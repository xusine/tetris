==> flow/design.v <==
package tetris;
typedef enum logic [2:0] {eNop, eNew, eMoveLeft, eMoveRight, eMoveDown, eRotate, eCommit, eCheck} opcode_e  ;
typedef enum logic [2:0] {eNon = 3'd0, eSquire = 3'd1, eRightL = 3'd2, eI = 3'd3, eLeftL = 3'd4, eRightZ = 3'd5, eLeftZ = 3'd6, eT = 3'd7} tile_type_e  ;
typedef enum logic [1:0] {eNonDir, eDown, eLeft, eRight} direction_e  ;
typedef logic [3:0][3:0] shape_t;
typedef struct packed{
    logic [1:0] min_y_m;  
    logic [1:0] min_x_m;  
    logic [1:0] max_y_m;
    logic [1:0] max_x_m;
    shape_t shape_m;
} shape_info_t  ;
parameter scene_width_p = 16;
parameter scene_height_p = 32;
typedef struct packed{
  logic [$clog2(scene_height_p):0] y_m;
  logic [$clog2(scene_width_p):0] x_m;
} point_t  ;
function void displayMatrix(
  input shape_t shape_i
);
  for(integer i = 0; i < 4; ++i) begin
      for(integer j = 0; j < 4; ++j)
        $write("%b",shape_i[i][j]);
      $display("");
    end
endfunction
endpackage
module random_generator #(
  parameter width_p = 65
  ,parameter mask_p = 1'b1
  ,parameter seed_p = 38
)(
  input clk_i
  ,input reset_i
  ,output[width_p-1:0] random_o
);
reg [width_p-1:0] random_r;
logic [width_p-1:0] random_n;
always_ff @(posedge clk_i) begin
  if(reset_i) 
    random_r <= width_p'(seed_p);
  else
    random_r <= random_n ^ random_r;
end
assign random_o = random_r;
wire [width_p-1:0] feedback;
assign random_n = feedback;
for(genvar i = 1; i < width_p; ++i) begin: FEEDBACK
  if((mask_p & (32'b1 << i)) != '0) begin: EXIST_FEEDBACK
    assign feedback[i] = random_r[width_p-1] ^ random_r[i-1];
  end
  else begin: NONE_FEEDBACK
    assign feedback[i] = random_r[i-1];
  end
end
assign feedback[0] = random_r[width_p-1];
endmodule
module union_random_generator #(
  parameter integer width_p = 32
  ,parameter integer lfsr_num = 4
)(
  input clk_i
  ,input reset_i
  ,output [width_p-1:0] random_o
);
wire [lfsr_num-1:0][width_p-1:0] random_lo;
for(genvar i = 0; i < lfsr_num; ++i) begin: RANDOM_GENERATOR_ARRAY
  random_generator #(
    .width_p(width_p)
    ,.mask_p(i*i*i + 3*i + 2*i*i)
    ,.seed_p(i*i + 2 * i + 4)
  )
  rg
  (
    clk_i
    ,reset_i
    ,random_lo[i]
  );
end
wire [lfsr_num-1:0][width_p-1:0] random_lo_xor;
assign random_lo_xor[0] = random_lo[0];
for(genvar i = 1; i < lfsr_num; ++i) begin
  assign random_lo_xor[i] = random_lo_xor[i-1] ^ random_lo[i];
end  
assign random_o = random_lo_xor[lfsr_num-1];
endmodule
== Reports on union_random_generator ==
Tool output for the design above, in the order of the flow.
Lines are those of the file above, counted from 1.
Operators: Yosys type, input widths -> output width; for muxes data width and select width s.
The mark - stands for no value.
Set-up
  design top: union_random_generator
  clock port: clk_i
  cell library: sky130hd
  library corner: tt_025C_1v80

== Word-level counts ==
Counts by Yosys on the flattened word-level netlist (proc, flatten, opt, wreduce; memories kept). Register bits leave out memories and registers merged into their read ports (data or address); mux counts leave out enables and synchronous resets folded into registers. Print and check cells are left out. Cells with the same type and inputs are merged into one.
Storage and ports
  register bits: 128
  input port bits: 2
  output and inout port bits: 32
Cells by class
  bitwise logic cells: 16
Operators by type and width (number)
  $xor 32x32->32: 7
  $xor 1x1->1: 9

== Logic depth ==
Depth = most cells in a row (Yosys ltp): at word level without a register or memory, in the mapped netlist without a sequential cell, where the memories' decode and read muxes count.
Depth
  depth in word-level cells: 3
  ABC_AREA: 0
  gate-level depth with buffers: 4

== Synthesis result ==
Yosys stat after the flow's synthesis: flattened, memories mapped to cells. It holds for the ABC_AREA given above (unset counts as 0); a run with the other value may have another netlist.
Cells by type (number)
  sky130_fd_sc_hd__dfxtp_1: 128
  sky130_fd_sc_hd__xnor2_1: 183
  sky130_fd_sc_hd__nor2_1: 123
  sky130_fd_sc_hd__xor2_1: 32
  sky130_fd_sc_hd__buf_2: 14
  sky130_fd_sc_hd__xnor3_1: 3
  sky130_fd_sc_hd__mux2i_1: 4
  sky130_fd_sc_hd__nor2b_1: 6
  sky130_fd_sc_hd__xnor2_2: 2
  sky130_fd_sc_hd__nand2b_1: 5
  sky130_fd_sc_hd__buf_6: 2
  sky130_fd_sc_hd__mux2_2: 2
  sky130_fd_sc_hd__buf_4: 1
Synthesis totals
  standard cells after synthesis: 505
  chip area (Yosys): 5238.8 um^2
  flip-flop cells: 128
  buffer cells: 17
By module: a second synthesis without flattening, with its own total; a netlist apart from the flattened one above.
Second synthesis, totals
  cell total of the unflattened synthesis: 593
  area total of the unflattened synthesis: 5894.4 um^2
Each row is one instance without its submodules.
By module
  random_generator: instances 1, cells 133, area 1342.5 um^2, seq. area 640.6 um^2
  random_generator: instances 1, cells 132, area 1321.3 um^2, seq. area 640.6 um^2
  random_generator: instances 1, cells 133, area 1312.5 um^2, seq. area 640.6 um^2
  random_generator: instances 1, cells 99, area 1077.3 um^2, seq. area 640.6 um^2
  union_random_generator: instances 1, cells 96, area 840.8 um^2, seq. area 0.0 um^2

== Path before layout ==
Source: OpenSTA report_checks on the synthesized netlist (no wires, ideal clock, input and output delay 20% of the period each), path of least setup slack; recovery checks are left aside. Register names are those of the netlist, which keeps one name where synthesis merged equal registers.
Path post-synthesis
  kind: flip-flop to flip-flop
  from: register RANDOM_GENERATOR_ARRAY[3].rg.random_r[31]
  to: register RANDOM_GENERATOR_ARRAY[3].rg.random_r[5]
  period: 1.01 ns
  time at the first pin: 0.000 ns
  arrival time: 0.924 ns
  data required time: 0.889 ns
  setup slack: -0.035 ns
  path delay: 1.045 ns
  stages: 4
  synthesis period reached: 1.045 ns
"path delay" = arrival - input delay + setup time.
"stages": output pins that drive a net of the path, with the launching flip-flop's if there is one; two outputs of one cell count as two.
"synthesis period reached" is the clock period less the worst setup slack; recovery checks do not enter. This is arithmetic on one report: input and output delays are still those of the set period (20% each).
Between the ends stands the longest chain of elaborated cells between them, by number of cells; it is not shown to be the way that was timed. Of several equally long chains one is given.
A line is the first line of the expression or statement that the cell stems from. Yosys adds cells for indexed reads and writes and turns some case tables into memories.
Between the ends, post-synthesis
  path through: sky130_fd_sc_hd__dfxtp_1 > sky130_fd_sc_hd__buf_6 > sky130_fd_sc_hd__xnor2_2 > sky130_fd_sc_hd__mux2_2
  length of the longest elaborated chain: 2
  elaborated cells on any way between the ends: 2
  RTL lines with such cells: 2
  those cells by class: logic (2)
RTL lines, path post-synthesis
  start, declared: line 38  | reg [width_p-1:0] random_r;
  start, assigned: line 42  | random_r <= width_p'(seed_p);
  start, assigned: line 44  | random_r <= random_n ^ random_r;
  $xor 1x1->1: line 51  | assign feedback[i] = random_r[width_p-1] ^ random_r[i-1];
  $xor 32x32->32: line 44
  end, assigned: line 42
  end, assigned: line 44
  end, declared: line 38

== Path in the finished layout ==
Path of least setup slack in the final report of flow run B (OpenROAD, finished layout, wires in). Where an end is a register, its clock arrival counts in the times.
Path after layout
  kind: flip-flop to output port
  from: register RANDOM_GENERATOR_ARRAY[0].rg.random_r[2]
  to: output port random_o[2]
  period: 1.44 ns
  output delay: 0.29 ns
  time at the first pin: 0.40 ns
  arrival time: 1.30 ns
  data required time: 1.15 ns
  setup slack: -0.15 ns
  stages: 4
Between the ends stands the longest chain of elaborated cells between them, by number of cells; it is not shown to be the way that was timed. Of several equally long chains one is given.
Between the ends, after layout
  path through: sky130_fd_sc_hd__dfxtp_4 > sky130_fd_sc_hd__xor2_1 > sky130_fd_sc_hd__xnor2_1 > sky130_fd_sc_hd__buf_2
  length of the longest elaborated chain: 3
  elaborated cells on any way between the ends: 3
  RTL lines with such cells: 1
  those cells by class: logic (3)
RTL lines, path after layout
  start, declared: line 38  | reg [width_p-1:0] random_r;
  start, assigned: line 42  | random_r <= width_p'(seed_p);
  start, assigned: line 44  | random_r <= random_n ^ random_r;
  $xor 32x32->32 x3: line 84  | assign random_lo_xor[i] = random_lo_xor[i-1] ^ random_lo[i];
  end, declared: line 65  | ,output [width_p-1:0] random_o

--- measured runs ---
Stored flow runs of union_random_generator (2 of them; Yosys, OpenROAD, sky130hd). They differ in their settings and are not a sequence. Constraints: input delay and output delay 20% of the set period each, output load 0.01 pF.
"achieved clock period (ns)" = clock period - worst setup slack. The figure is calculated, with input and output delays left at 20% of the set period.
"worst setup path time (ns)" means the part of the period allowed to the worst setup path (the constraints hold back 20% at inputs and 20% at outputs) less its slack; where the path has registers, the arrival times of their clocks count too.
"finish__power__total" rests on the timing tool's default activity at the inputs, not on a simulated workload.

Flow files of flow run A
==> flow/run.sh <==
#!/bin/bash
# the make line also repeats the synthesis and layout settings of config.mk as NAME=value (left out here)
make -C /OpenROAD-flow-scripts/flow DESIGN_CONFIG=/design/flow/config.mk WORK_HOME=/design/flow/orfs CLKGATE_MAP_FILE= finish
==> flow/config.mk <==
export PLATFORM = sky130hd
export DESIGN_NAME = union_random_generator
export DESIGN_NICKNAME = union_random_generator
export VERILOG_FILES = /design/flow/design.v
export SDC_FILE = /design/flow/constraint.sdc
export NUM_CORES = 4
export LEC_CHECK = 0
export ABC_AREA = 1
export CAP_MARGIN = 20
export CELL_PAD_IN_SITES_DETAIL_PLACEMENT = 2
export CORE_MARGIN = 3
export CORE_UTILIZATION = 64
export CTS_CLUSTER_DIAMETER = 247
export CTS_CLUSTER_SIZE = 70
export HOLD_SLACK_MARGIN = -0.05
export MIN_ROUTING_LAYER = met2
export SETUP_SLACK_MARGIN = -0.13
export SLEW_MARGIN = 5
==> flow/constraint.sdc <==
create_clock -name core_clock -period 1.65 [get_ports {clk_i}]
set_input_delay 0.3300 -clock core_clock [delete_from_list [all_inputs] [get_ports {clk_i}]]
set_output_delay 0.3300 -clock core_clock [all_outputs]
set_load 0.01 [all_outputs]

report of flow run A: did not finish, place, DPL-0033

Flow files of flow run B
==> flow/run.sh <==
#!/bin/bash
# the make line also repeats the synthesis and layout settings of config.mk as NAME=value (left out here)
make -C /OpenROAD-flow-scripts/flow DESIGN_CONFIG=/design/flow/config.mk WORK_HOME=/design/flow/orfs CLKGATE_MAP_FILE= finish
==> flow/config.mk <==
export PLATFORM = sky130hd
export DESIGN_NAME = union_random_generator
export DESIGN_NICKNAME = union_random_generator
export VERILOG_FILES = /design/flow/design.v
export SDC_FILE = /design/flow/constraint.sdc
export NUM_CORES = 4
export LEC_CHECK = 0
export CAP_MARGIN = 20
export CORE_MARGIN = 2
export CORE_UTILIZATION = 40
export GPL_ROUTABILITY_DRIVEN = 0
export GPL_TIMING_DRIVEN = 0
export PLACE_DENSITY = 0.69
export SETUP_SLACK_MARGIN = 0.38
export SLEW_MARGIN = 20
==> flow/constraint.sdc <==
create_clock -name core_clock -period 1.44 [get_ports {clk_i}]
set_input_delay 0.2880 -clock core_clock [delete_from_list [all_inputs] [get_ports {clk_i}]]
set_output_delay 0.2880 -clock core_clock [all_outputs]
set_load 0.01 [all_outputs]

report of flow run B
yosys chip area after synthesis (um^2): 5238.8
finish__design__die__area: 14028.0
finish__design__instance__area__stdcell: 7579.8
finish__timing__setup__ws: -0.148
finish__timing__setup__tns: -2.320
finish__timing__hold__ws: 0.257
finish__power__total: 2.363e-02
achieved clock period (ns): 1.588
worst setup path time (ns): 1.30
worst setup path kind: flip-flop to output port
--- end ---
